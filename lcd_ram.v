==> flow/design.v <==
module lcd(clk, rst, data, Lcd_e, Lcd_rs);
    input clk, rst;
    output [7:0] data;  
    output reg Lcd_e, Lcd_rs;  
    reg [7:0] Lcd_cmd;  
    reg [19:0] state = 0;
    reg [19:0] count = 0;  
    assign data = Lcd_cmd;  
    always @(posedge clk) begin
        if (rst) begin
            Lcd_e <= 0;
            Lcd_rs <= 0;
        end else begin
            case (state)
                0: begin Lcd_e <= 0; Lcd_rs <= 0;
                    if (count == 750000) begin count <= 0; state <= state + 1; end
                    else count <= count + 1;
                end
                1: begin Lcd_e <= 1; Lcd_cmd <= 8'h30;
                    if (count == 12) begin count <= 0; state <= state + 1; end
                    else count <= count + 1;
                end
                2: begin Lcd_e <= 0;
                    if (count == 250000) begin count <= 0; state <= state + 1; end
                    else count <= count + 1;
                end
                3: begin Lcd_e <= 1; Lcd_cmd <= 8'h30;
                    if (count == 12) begin count <= 0; state <= state + 1; end
                    else count <= count + 1;
                end
                4: begin Lcd_e <= 0;
                    if (count == 8000) begin count <= 0; state <= state + 1; end
                    else count <= count + 1;
                end
                5: begin Lcd_e <= 1; Lcd_cmd <= 8'h30;
                    if (count == 12) begin count <= 0; state <= state + 1; end
                    else count <= count + 1;
                end
                6: begin Lcd_e <= 0;
                    if (count == 8000) begin count <= 0; state <= state + 1; end
                    else count <= count + 1;
                end
                7: begin Lcd_e <= 1; Lcd_cmd <= 8'h38;
                    if (count == 12) begin count <= 0; state <= state + 1; end
                    else count <= count + 1;
                end
                8: begin if (count == 12) begin Lcd_e <= 0; count <= 0; state <= state + 1; end
                    else count <= count + 1;
                end
                9: begin if (count == 2000) begin count <= 0; state <= state + 1; end
                    else count <= count + 1;
                end
                10: begin Lcd_e <= 1; Lcd_cmd <= 8'h06;
                    if (count == 12) begin count <= 0; state <= state + 1; end
                    else count <= count + 1;
                end
                11: begin if (count == 12) begin Lcd_e <= 0; count <= 0; state <= state + 1; end
                    else count <= count + 1;
                end
                12: begin if (count == 2000) begin count <= 0; state <= state + 1; end
                    else count <= count + 1;
                end
                13: begin Lcd_e <= 1; Lcd_cmd <= 8'h0C;
                    if (count == 12) begin count <= 0; state <= state + 1; end
                    else count <= count + 1;
                end
                14: begin if (count == 12) begin Lcd_e <= 0; count <= 0; state <= state + 1; end
                    else count <= count + 1;
                end
                15: begin if (count == 2000) begin count <= 0; state <= state + 1; end
                    else count <= count + 1;
                end
                16: begin Lcd_e <= 1; Lcd_cmd <= 8'h01;
                    if (count == 12) begin count <= 0; state <= state + 1; end
                    else count <= count + 1;
                end
                17: begin if (count == 12) begin Lcd_e <= 0; count <= 0; state <= state + 1; end
                    else count <= count + 1;
                end
                18: begin if (count == 82000) begin count <= 0; state <= state + 1; end
                    else count <= count + 1;
                end
                19: begin Lcd_e <= 1; Lcd_cmd <= 8'h80;
                    if (count == 12) begin count <= 0; state <= state + 1; end
                    else count <= count + 1;
                end
                20: begin if (count == 12) begin Lcd_e <= 0; count <= 0; state <= state + 1; end
                    else count <= count + 1;
                end
                21: begin if (count == 2000) begin count <= 0; state <= state + 1; end
                    else count <= count + 1;
                end
                22: begin Lcd_e <= 1; Lcd_rs <= 1; Lcd_cmd <= 8'h52;
                    if (count == 12) begin count <= 0; state <= state + 1; end
                    else count <= count + 1;
                end
                23: begin if (count == 12) begin Lcd_e <= 0; count <= 0; state <= state + 1; end
                    else count <= count + 1;
                end
                24: begin if (count == 2000) begin count <= 0; state <= state + 1; end
                    else count <= count + 1;
                end
                25: begin Lcd_e <= 1; Lcd_rs <= 1; Lcd_cmd <= 8'h41;
                    if (count == 12) begin count <= 0; state <= state + 1; end
                    else count <= count + 1;
                end
                26: begin if (count == 12) begin Lcd_e <= 0; count <= 0; state <= state + 1; end
                    else count <= count + 1;
                end
                27: begin if (count == 2000) begin count <= 0; state <= state + 1; end
                    else count <= count + 1;
                end
                28: begin Lcd_e <= 1; Lcd_rs <= 1; Lcd_cmd <= 8'h4D;
                    if (count == 12) begin count <= 0; state <= state + 1; end
                    else count <= count + 1;
                end
                29: begin if (count == 12) begin Lcd_e <= 0; count <= 0; state <= state + 1; end
                    else count <= count + 1;
                end
                30: begin if (count == 2000) begin count <= 0; state <= state + 1; end
                    else count <= count + 1;
                end
                default: begin
                    Lcd_e <= 0;
                    Lcd_rs <= 0;
                end
            endcase
        end
    end
endmodule
== Reports on lcd ==
The steps from the RTL of lcd to its reports follow in flow order.
Lines are those of the file above, counted from 1.
Operators carry their Yosys type and port widths (W data, S select, Z words).
Cell names lack the library's common part.
A cell with - has no value.
Inputs
  top module: lcd
  clock input: clk
  cell library: sky130hd
  library corner: tt_025C_1v80

== Word level ==
Source: Yosys, flattened and elaborated, memories not mapped. Widths are those after wreduce. Registers that Yosys merges into a memory's read port (data or address) are not register bits. Print and check cells do not count. Equal cells are merged and count once.
Bit counts
  flip-flop bits (word level): 50
  output and inout bits: 10
  word-level cells: 86
  bits of input ports: 2
Operators by class
  $add $sub $neg: 2
  mux-type cells: 18
  reductions and logical operators: 16
  eq/ne operators: 43
  bitwise gates (word level): 2
Operators with widths (number)
  $eq A20 B5 Y1 const B: 15
  $mux W20: 12
  $pmux W20 S6: 2
  $eq A20 B4 Y1 const B: 9
  $eq A20 B3 Y1 const B: 4
  $pmux W8 S9: 1
  $add A20 B1 Y20 const B: 2
  $eq A20 B2 Y1 const B: 2
  $reduce_bool A31 Y1: 1
  $reduce_or A27 Y1: 1
  $eq A20 B1 Y1 const B: 1
  $eq A20 B11 Y1 const B: 1
  $eq A20 B13 Y1 const B: 1
  $eq A20 B17 Y1 const B: 1
  $eq A20 B18 Y1 const B: 1
  $eq A20 B20 Y1 const B: 1
  $logic_not A20 Y1: 1
  $reduce_or A19 Y1: 1
  $reduce_or A8 Y1: 2
  $reduce_or A11 Y1: 1
  $reduce_bool A9 Y1: 1
  $ne A2 B1 Y1 const B: 4
  $reduce_and A8 Y1: 1
  $reduce_or A7 Y1: 1
  $ne A2 B2 Y1 const B: 3
  $reduce_and A2 Y1: 3
  $reduce_or A3 Y1: 2
  $pmux W1 S3: 1
Not listed: further kinds 4, cells in them 5.

== Logic depth ==
Depth = most cells in a row (Yosys ltp): at word level without a register or memory, in the mapped netlist without a sequential cell, where the memories' decode and read muxes count.
Logic depth
  word-level depth: 4
  ABC_AREA: 0
  depth in mapped cells: 10
  mapped depth without buffers: 8

== Netlist ==
The flow's flattened synthesis, as Yosys stat reports it; memories are mapped. The netlist is that of the ABC_AREA named above (0 if unset); the other value can give another one.
Cell types
  edfxtp_1: number 48, total area 1.44E+03 um^2
  xnor2_1: number 22, total area 192.685 um^2
  nand2_1: number 33, total area 123.869 um^2
  nor2_1: number 33, total area 123.869 um^2
  xor2_1: number 13, total area 113.859 um^2
  nand3_1: number 21, total area 105.101 um^2
  ha_1: number 6, total area 75.072 um^2
  and3_1: number 9, total area 56.304 um^2
  nand4_1: number 9, total area 56.304 um^2
  a21oi_1: number 9, total area 45.043 um^2
  o21ai_0: number 9, total area 45.043 um^2
  nor4_1: number 7, total area 43.792 um^2
  clkbuf_1: number 11, total area 41.29 um^2
  dfxtp_1: number 2, total area 40.038 um^2
  mux2i_1: number 4, total area 40.038 um^2
  nor3_1: number 7, total area 35.034 um^2
  inv_1: number 9, total area 33.782 um^2
  or4_1: number 4, total area 30.029 um^2
Not listed: further types 48, cells in them 72.
Synthesis totals
  flip-flop cells: 50
  mapped cells: 328
  sequential part of the area: 1481.4 um^2
  mapped area: 3250.6 um^2
  buffers: 17

== Path before layout ==
Source: OpenSTA report_checks on the synthesized netlist (no wires, ideal clock, input and output delay 20% of the period each), path of least setup slack; recovery checks are left aside. Register names are those of the netlist, which keeps one name where synthesis merged equal registers.
Timing path after synthesis
  kind: input to register
  from: in rst
  to: reg state[0]
  delay of the path: 3.657 ns
  data arrival time: 5.080 ns
  input delay: 1.872 ns
  data required time: 8.911 ns
  driving pins on the path: 2
  library setup time: 0.449 ns
  setup slack: 3.831 ns
  period: 9.36 ns
  launch time at the first pin: 1.872 ns
  path buffers: 0
  period reached after synthesis: 5.529 ns
"delay of the path" = arrival - input delay + setup time.
"driving pins on the path": output pins that drive a net of the path, with the launching flip-flop's if there is one; two outputs of one cell count as two.
"period reached after synthesis" = period - worst setup slack (recovery checks aside). The figure is calculated, with input and output delays left at 20% of the set period.
The rows between start and end are the longest chain of elaborated cells between them; the timing report does not say that the signal goes this way. Where chains are equally long, one stands for them.
Each line given opens the expression or statement behind the cell; cells for indexed reads and writes are added by Yosys, which also makes memories of some case tables.
At most two assigning lines are given for a register; there are more.
On the way, after synthesis
  path through: a21oi_1 > nor4bb_1
  length of the longest elaborated chain: 2
  elaborated cells on any way between the ends: 2
  source lines of those cells: 0
  those cells by class: 1 x logic; 1 x reduce/logical
RTL lines, path after synthesis
  from (decl): line 2  | input clk, rst;
  $not A1 Y1
  $reduce_and A8 Y1
  to (assign): line 16  | if (count == 750000) begin count <= 0; state <= state + 1; end
  to (assign): line 20  | if (count == 12) begin count <= 0; state <= state + 1; end
  to (decl): line 6  | reg [19:0] state = 0;

== Timing after layout ==
Path of least setup slack in the final report of record 1 (OpenROAD, finished layout, wires in). Where an end is a register, its clock arrival counts in the times.
Timing path after layout
  kind: register to register
  from: reg state[0]
  to: reg count[4]
  data arrival time: 3.49 ns
  period: 6.13 ns
  launch time at the first pin: 0.31 ns
  data required time: 6.15 ns
  path buffers: 0
  library setup time: 0.28 ns
  setup slack: 2.65 ns
  driving pins on the path: 9
The rows between start and end are the longest chain of elaborated cells between them; the timing report does not say that the signal goes this way. Where chains are equally long, one stands for them.
At most two assigning lines are given for a register; there are more.
Ways into the end's enable are left out, as the timed path ends at the data pin.
On the way, after layout
  path through: edfxtp_1 > inv_1 > ha_1 > o21bai_1 > a221oi_1 > o21ai_1 > o22ai_1 > nor4b_4 > nor2_1
  length of the longest elaborated chain: 3
  elaborated cells on any way between the ends: 35
  source lines of those cells: 1
  those cells by class: 30 x eq/ne; 1 x mux; 4 x reduce/logical
RTL lines, path after layout
  from (decl): line 6  | reg [19:0] state = 0;
  from (assign): line 16  | if (count == 750000) begin count <= 0; state <= state + 1; end
  from (assign): line 20  | if (count == 12) begin count <= 0; state <= state + 1; end
  $eq A20 B5 Y1: line 14  | case (state)
  $reduce_or A7 Y1
  $pmux W20 S6: line 14
  to (assign): line 17  | else count <= count + 1;
  to (assign): line 21  | else count <= count + 1;
  to (decl): line 7  | reg [19:0] count = 0;

Subject: flow runs of lcd

Hi,

Design lcd on sky130hd. What follows are 2 stored runs of the flow, each under its own settings; their order means nothing. The constraints put input and output delay at 20% of the set period each and load the outputs with 0.01 pF.
"achieved clock period (ns)" means the clock period less the worst setup slack. The figure is calculated, with input and output delays left at 20% of the set period.
"finish__power__total": no workload was simulated; the value follows from the tool's default switching activity.

Flow files of record 1
==> flow/run.sh <==
#!/bin/bash
# the make line also repeats the synthesis and layout settings of config.mk as NAME=value (left out here)
make -C /OpenROAD-flow-scripts/flow DESIGN_CONFIG=/design/flow/config.mk WORK_HOME=/design/flow/orfs CLKGATE_MAP_FILE= finish
==> flow/config.mk <==
export PLATFORM = sky130hd
export DESIGN_NAME = lcd
export DESIGN_NICKNAME = lcd
export VERILOG_FILES = /design/flow/design.v
export SDC_FILE = /design/flow/constraint.sdc
export NUM_CORES = 4
export LEC_CHECK = 0
export CAP_MARGIN = 20
export CORE_MARGIN = 2
export CORE_UTILIZATION = 41
export SLEW_MARGIN = 20
==> flow/constraint.sdc <==
create_clock -name core_clock -period 6.13 [get_ports {clk}]
set_input_delay 1.2260 -clock core_clock [delete_from_list [all_inputs] [get_ports {clk}]]
set_output_delay 1.2260 -clock core_clock [all_outputs]
set_load 0.01 [all_outputs]

report of record 1
yosys chip area after synthesis (um^2): 3250.6
finish__design__die__area: 8656.4
finish__design__instance__area__stdcell: 3523.4
finish__design__instance__utilization: 0.4583
finish__timing__setup__ws: 2.655
finish__timing__setup__tns: 0.000
finish__timing__hold__ws: 0.474
finish__power__total: 5.663e-04
achieved clock period (ns): 3.475

Flow files of record 2
==> flow/run.sh <==
#!/bin/bash
# the make line also repeats the synthesis and layout settings of config.mk as NAME=value (left out here)
make -C /OpenROAD-flow-scripts/flow DESIGN_CONFIG=/design/flow/config.mk WORK_HOME=/design/flow/orfs CLKGATE_MAP_FILE= finish
==> flow/config.mk <==
export PLATFORM = sky130hd
export DESIGN_NAME = lcd
export DESIGN_NICKNAME = lcd
export VERILOG_FILES = /design/flow/design.v
export SDC_FILE = /design/flow/constraint.sdc
export NUM_CORES = 4
export LEC_CHECK = 0
export CAP_MARGIN = 20
export CELL_PAD_IN_SITES_DETAIL_PLACEMENT = 2
export CORE_ASPECT_RATIO = 1.4
export CORE_MARGIN = 2
export CORE_UTILIZATION = 61
export MAX_ROUTING_LAYER = met4
export PLACE_DENSITY = 0.65
export SETUP_SLACK_MARGIN = 0.62
export SLEW_MARGIN = 25
==> flow/constraint.sdc <==
create_clock -name core_clock -period 5.46 [get_ports {clk}]
set_input_delay 1.0920 -clock core_clock [delete_from_list [all_inputs] [get_ports {clk}]]
set_output_delay 1.0920 -clock core_clock [all_outputs]
set_load 0.01 [all_outputs]

report of record 2: did not finish, place, DPL-0033

Regards
